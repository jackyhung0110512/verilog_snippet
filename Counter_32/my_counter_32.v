==> flow/design.v <==
module my_counter(
    input clk,
    output reg [31:0]counter = 0
    );
    always@(posedge clk) 
        counter <= counter + 1;
endmodule
======== Step by step through the tools: my_counter ========
The steps from the RTL of my_counter to its reports follow in flow order.
Lines are those of the file above, counted from 1.
Operators: Yosys type, input widths -> output width; for muxes data width and select width s.
Cell names lack the library's common part.
The mark n/a stands for no value.
set-up
  design top .............................. my_counter
  clock input ............................. clk
  cell library ............................ sky130hd
  library corner .......................... tt_025C_1v80

======== Word-level counts ========
Yosys after proc, flatten, opt, wreduce and memory -nomap, before mapping. Enables and synchronous resets that opt folds into registers are not counted as muxes. Memory bits, and registers merged into a memory's read port (data or address), are not among the register bits. Print and check cells are not counted. Equal cells are merged and count once.
storage and ports
  flip-flop bits (word level) ............. 32
  latch bits .............................. 0
  bits in writable memories ............... 0
  memory bits (read-only) ................. 0
  clocked read ports x word width ......... 0
  memories ................................ 0
  input port bits ......................... 1
  output and inout bits ................... 32
  cells after elaboration ................. 2
cells by class
  $add $sub $neg .......................... 1
  multipliers ............................. 0
  div/mod/pow operators ................... 0
  magnitude comparators ................... 0
  equal/unequal tests ..................... 0
  shift-type cells ........................ 0
  muxes and demuxes ....................... 0
  bitwise operators ....................... 0
  reduce/logical cells .................... 0
operators by type and width
  operator               count
  $add 32x1->32 const B  1

======== Logic depth ========
Longest topological path by Yosys (ltp), each cell counted once; first at word level (registers and memories cut), then after technology mapping (sequential cells cut; the memories' decode and read muxes count).
depth
  depth in word-level cells ............... 1
  ABC_AREA ................................ 0
  mapped depth ............................ 6
  depth with buffers taken out ............ 5

======== After synthesis ========
The flow's flattened synthesis, as Yosys stat reports it; memories are mapped. The netlist is that of the ABC_AREA named above (0 if unset); the other value can give another one.
mapped netlist
  mapped cells ............................ 127
  cell area after synthesis ............... 1318.8 µm²
  sequential area ......................... 640.6 µm²
  mapped flip-flops ....................... 32
  buffer cells ............................ 4
cells by type
  cell     count  area in all (µm²)
  dfxtp_1  32     640.614
  xor2_1   20     175.168
  xnor2_1  10     87.584
  nor4_2   5      62.56
  nand3_1  10     50.048
  and4_1   4      35.034
  nand2_1  9      33.782
  nor4_1   4      25.024
  nor2_1   6      22.522
  nor4_4   1      21.27
  nand3_2  2      20.019
  nor3_1   4      20.019
  inv_1    5      18.768
  nand4_1  3      18.768
  and3_1   2      12.512
  ha_1     1      12.512
  buf_6    1      11.261
  or3_4    1      11.261
Other cell types: 6; their cells: 7.

======== Worst setup path after synthesis ========
Source: OpenSTA report_checks on the synthesized netlist (no wires, ideal clock, input and output delay 20% of the period each), path of least setup slack; recovery checks are left aside. Register names are those of the netlist, which keeps one name where synthesis merged equal registers.
timing path post-synthesis
  path type ............................... register to register
  from .................................... register counter[0]
  to ...................................... register counter[24]
  period .................................. 2.22 ns
  setup time .............................. 0.134 ns
  time at the first pin ................... 0.000 ns
  data arrival time ....................... 1.534 ns
  data required time ...................... 2.086 ns
  setup slack ............................. 0.552 ns
  path delay .............................. 1.668 ns
  driving pins on the path ................ 7
  path buffers ............................ 1
  synthesis period reached ................ 1.668 ns
"path delay" = arrival - input delay + setup time.
"driving pins on the path": output pins that drive a net of the path, with the launching flip-flop's if there is one; two outputs of one cell count as two.
"synthesis period reached" is the clock period less the worst setup slack; recovery checks do not enter. This is arithmetic on one report: input and output delays are still those of the set period (20% each).
The rows between start and end are the longest chain of elaborated cells between them; the timing report does not say that the signal goes this way. Where chains are equally long, one stands for them.
Each line given opens the expression or statement behind the cell; cells for indexed reads and writes are added by Yosys, which also makes memories of some case tables.
on the way, post-synthesis
  cells stage by stage .................... dfxtp_1 ha_1 nand3_1 or3_1 buf_2 nor4_1 xor2_1
  cells in the longest elaborated chain ... 1
  elaborated cells on any way between the ends .. 1
  source lines of those cells ............. 1
  those cells by class .................... 1 x add/sub
ends and longest elaborated chain, post-synthesis
  item           RTL line  text
  from (decl)    3         output reg [31:0]counter = 0
  from (assign)  6         counter <= counter + 1;
  $add 32x1->32  6
  to (assign)    6
  to (decl)      3

======== Worst path after layout ========
From the final timing report of run B: the path of least setup slack in the routed layout; clock arrival at registers is part of the times.
timing path post-layout
  path type ............................... register to register
  from .................................... register counter[0]
  to ...................................... register counter[28]
  period .................................. 2.54 ns
  setup time .............................. 0.07 ns
  time at the first pin ................... 0.28 ns
  data arrival time ....................... 2.10 ns
  data required time ...................... 2.75 ns
  setup slack ............................. 0.65 ns
  driving pins on the path ................ 6
  path buffers ............................ 0
The rows between start and end are the longest chain of elaborated cells between them; the timing report does not say that the signal goes this way. Where chains are equally long, one stands for them.
on the way, post-layout
  cells stage by stage .................... dfxtp_1 ha_1 nand3_1 or3_1 nor4_1 xor2_1
  cells in the longest elaborated chain ... 1
  elaborated cells on any way between the ends .. 1
  source lines of those cells ............. 1
  those cells by class .................... 1 x add/sub
ends and longest elaborated chain, post-layout
  item           RTL line  text
  from (decl)    3         output reg [31:0]counter = 0
  from (assign)  6         counter <= counter + 1;
  $add 32x1->32  6
  to (assign)    6
  to (decl)      3

Flow measurements of my_counter on sky130hd: 2 stored runs with different settings, listed in no order. Input and output delays are each 20% of the period that was set; the output load is 0.01 pF.
"total power of the final layout": no workload was simulated; the value follows from the tool's default switching activity.

---- run A ----
settings
  period_ns = 1.34
  CORE_UTILIZATION = 58
  PLACE_DENSITY_LB_ADDON = 0.15
  HOLD_SLACK_MARGIN = 0.27
  CORE_ASPECT_RATIO = 0.54
  CORE_MARGIN = 6
  CTS_CLUSTER_SIZE = 12
  SLEW_MARGIN = 5
  MAX_ROUTING_LAYER = met5
  CAP_MARGIN = 20
results
  stopped before the end: placement reported DPL-0038

---- run B ----
settings
  period_ns = 2.54
  CORE_UTILIZATION = 60
  SETUP_SLACK_MARGIN = 0.46
  PLACE_DENSITY_LB_ADDON = 0.05
  CORE_ASPECT_RATIO = 0.52
  CORE_MARGIN = 4
  CELL_PAD_IN_SITES_GLOBAL_PLACEMENT = 0
  CELL_PAD_IN_SITES_DETAIL_PLACEMENT = 0
  TNS_END_PERCENT = 10
  CTS_CLUSTER_SIZE = 91
  MIN_ROUTING_LAYER = met1
  MAX_ROUTING_LAYER = met4
  CAP_MARGIN = 20
  SLEW_MARGIN = 20
results
  chip area after synthesis (Yosys) ....... 1318.8 µm²
  die outline area ........................ 3052.4 µm²
  std-cell area (final layout) ............ 1742.9 µm²
  utilization of the finished layout ...... 89.8%
  worst setup slack after layout .......... 0.652 ns
  final setup TNS ......................... 0.000 ns
  worst-case hold slack ................... 0.459 ns
  total power of the final layout ......... 923.1 uW
